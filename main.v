==> flow/design.v <==
module Combination_Lock(Clock, Resetn, Enter, Change, Alarm, New, Open, isCorrect);
input Clock, Resetn, Enter, Change, isCorrect;
output Alarm, New, Open;
reg [2:0] y, Y;
parameter initial_stage = 3'b000, attempt1 = 3'b001, attempt2 = 3'b010, match = 3'b011, change_combo = 3'b100;
always @(y, Enter, Change, isCorrect)
begin
	case (y)
		initial_stage: if (isCorrect == 1 && Enter == 1) Y = match;
							else if ((Enter == 1 || Change == 1) && isCorrect == 0) Y = attempt1;
							else if (isCorrect == 1 && Change == 1) Y = change_combo;
							else Y = initial_stage;
		attempt1: 		if (isCorrect == 1 && Enter == 1) Y = match;
							else if (isCorrect == 1 && Change == 1) Y = change_combo;
							else if ((Enter == 1 || Change == 1) && isCorrect == 0) Y = attempt2;
							else Y = attempt1;
		attempt2: Y = attempt2;
		match: 			if (Enter == 1) Y = initial_stage;
							else Y = match;
		change_combo:  if (Enter == 1 || Change == 1) Y = initial_stage;
							else Y = change_combo;
		default: Y = 3'bxxx;	
	endcase
end
always @(posedge Clock, negedge Resetn)
begin
	if (Resetn == 0)
		y <= initial_stage;
	else
		y <= Y;
end
	assign Alarm = (y == attempt2);
	assign New = (y == change_combo);
	assign Open = (y == match);
endmodule
module comparator(inputX, combo, out);
input [3:0] inputX, combo;
output reg out;
always @(inputX, combo)
begin
	if (inputX == combo)
		out = 1;
	else
		out = 0;
end
endmodule
module hexDisp (in,leds);
input [2:0]in;
output reg [0:6]leds;
always @(in)
	case(in)
		0: leds = 7'b1111110;  
		1: leds = 7'b0000001;  
		2: leds = 7'b1101010;  
		4: leds = 7'b0001000;  
	default: leds = 7'b0000000;
	endcase
endmodule
module main(X, Clock, Resetn, Enter, Change, LEDS);
input Clock, Resetn, Enter, Change;
input [3:0] X;
wire Alarm, New, Open;
output [0:6] LEDS;
wire isCorrect, enter_pulse, change_pulse;
wire [2:0] out;
wire [3:0] combination;
register4 reg4(X, Clock, Resetn, New, combination);
comparator compare(X, combination, isCorrect);
pulseCircuit ePulse(Clock, Enter, enter_pulse);
pulseCircuit cPulse(Clock, Change, change_pulse);
Combination_Lock combo(Clock, Resetn, enter_pulse, change_pulse, Alarm, New, Open, isCorrect);
assign out[2] = Alarm;
assign out[1] = New;
assign out[0] = Open;
hexDisp seg7(out, LEDS);
endmodule
module pulseCircuit(Clock, A, A_Pulse);
input Clock, A;
output A_Pulse;
reg [2:1] y, Y;
parameter [2:1] initial_node = 2'b00, first_occur = 2'b01, nth_occur = 2'b10;
always @(A, y)
	case (y)
		initial_node: if (A) Y = first_occur;
						  else 	Y = initial_node;
		first_occur: if (A) 	Y = nth_occur;
						 else 	Y = initial_node;
		nth_occur: if (A) 	Y = nth_occur;
					  else 		Y = initial_node;
		default: Y = 2'bxx;
endcase
always @(posedge Clock)
	y <= Y;
assign A_Pulse = (y == first_occur);
endmodule
module register4(D, clock, reset, isNewCombo, Q);
input [3:0] D;
input clock, isNewCombo, reset;
output reg [3:0] Q;
always @(posedge clock, negedge reset)
begin
	if (reset == 0)
		Q <= 4'b0110;
	else if (isNewCombo == 1)
		Q <= D;
end
endmodule
Step by step through the tools: main
The steps from the RTL of main to its reports follow in flow order.
Lines are those of the file above, counted from 1.
Operators: Yosys type, input widths -> output width; for muxes data width and select width s.
Library cell names are shortened.
A cell with -- has no value.

design
  top = main
  clock = Clock
  cell library = sky130hd
  library corner = tt_025C_1v80

Word-level counts
Source: Yosys, flattened and elaborated, memories not mapped. Widths are those after wreduce; folded enables and synchronous resets count as part of the registers. Registers that Yosys merges into a memory's read port (data or address) are not register bits. Print and check cells do not count. Equal cells are merged and count once.

storage and ports
  register bits = 11
  input bits = 8
  cells after elaboration = 44

cells by class
  eq/ne operators = 12
  muxes and demuxes = 17
  bitwise gates (word level) = 1
  reductions and logical operators = 10

operators with widths
  operator            count
  $pmux 7 s4          1
  $mux 3              6
  $pmux 3 s5          1
  $eq 3x2->1 const B  3
  $pmux 2 s2          2
  $mux 2              4
  $eq 3x1->1 const B  2
  $eq 3x3->1 const B  2
  $logic_not 3->1     2
  $eq 2x1->1 const B  2
  $eq 2x2->1 const B  2
  $logic_not 2->1     2
  $reduce_or 2->1     2
  $eq 4x4->1          1
  $logic_and 1x1->1   3
  $mux 1              3
  $logic_or 1x1->1    1
  $not 1->1           1

Longest topological paths
Yosys ltp: most cells in a row. Word level: on the elaborated netlist, between registers, memories and ports. Mapped: between sequential cells and ports; inverters and the memories' decode and read muxes count.

depth
  word-level depth = 8
  ABC_AREA = 1
  mapped depth = 7
  mapped depth without buffers = 7

After synthesis
Source: synth_stat.txt of the flow (Yosys; design flattened, memories mapped). It holds for the ABC_AREA given above (unset counts as 0); a run with the other value may have another netlist.
The area totals of this step are shown rounded.

synthesis totals
  cell count = 86
  mapped area = 643 µm²
  sequential area = 309 µm²
  flip-flop cells = 13

cells by type
  cell      count  total area (µm²)
  dfrtp_1   6      150.144
  nand2_1   28     105.101
  dfxtp_1   4      80.077
  dfstp_2   3      78.826
  inv_1     18     67.565
  ha_1      2      25.024
  buf_4     3      22.522
  nor2_2    3      18.768
  nor2_1    4      15.014
  o21ai_0   3      15.014
  nand4_1   2      12.512
  nand3_1   2      10.01
  nor3_1    2      10.01
  o211ai_1  1      7.507
  or2_1     1      6.256
  a21oi_1   1      5.005
  buf_2     1      5.005
  o21ai_1   1      5.005
  inv_2     1      3.754

Timing after synthesis
OpenSTA on the mapped netlist: ideal clock, no wires. The path of least setup slack (recovery checks aside). Input and output delay are each 20% of the period. Register names are those of the netlist, which keeps one name where synthesis merged equal registers.

path after synthesis
  path type = reg-to-output
  from = register combo.y
  to = output LEDS[2]
  period = 2.76 ns
  arrival time = 1.097 ns
  data required time = 2.208 ns
  slack = 1.111 ns
  delay of the path = 1.097 ns
  driving pins on the path = 4
  path buffers = 2
  period reached after synthesis = 1.649 ns

"delay of the path" = arrival - input delay + setup time.
A path that ends at an output port has no setup time.
"driving pins on the path": output pins that drive a net of the path, with the launching flip-flop's if there is one; two outputs of one cell count as two.
"period reached after synthesis" = period - worst setup slack (recovery checks aside). The figure is calculated, with input and output delays left at 20% of the set period.
An end named without its bit number is one bit of that signal or, where synthesis recoded a state register, one of its new flip-flops.

between the ends, after synthesis
  path through = dfrtp_1 > buf_2 > nor3_1 > buf_4

RTL lines, path after synthesis
  item             RTL line  text
  start, declared  4         reg [2:0] y, Y;
  start, assigned  28        y <= initial_stage;
  start, assigned  30        y <= Y;
  end, declared    63        output [0:6] LEDS;

No chain of elaborated cells between the ends is given.

==> runs of main <==
module main, platform sky130hd, 2 stored runs of the flow under differing settings, order arbitrary. Input and output delays are each 20% of the period that was set; the output load is 0.01 pF.
A setting shown as . is not set for that run.

item                                run A  run B
period_ns                           1.76   1.2
CORE_UTILIZATION                    47     61
SETUP_SLACK_MARGIN                  0.03   0.2
CELL_PAD_IN_SITES_DETAIL_PLACEMENT  2      0
TNS_END_PERCENT                     80     10
ABC_AREA                            1      .
GPL_TIMING_DRIVEN                   1      0
GPL_ROUTABILITY_DRIVEN              0      0
CTS_CLUSTER_SIZE                    45     .
CTS_CLUSTER_DIAMETER                227    .
SLEW_MARGIN                         25     40
MAX_ROUTING_LAYER                   met4   .
CAP_MARGIN                          20     0
CORE_MARGIN                         2      2
PLACE_DENSITY                       .      0.68

Run A: incomplete, placement halted on DPL-0033
Run B: incomplete, routing halted on DPL-0033
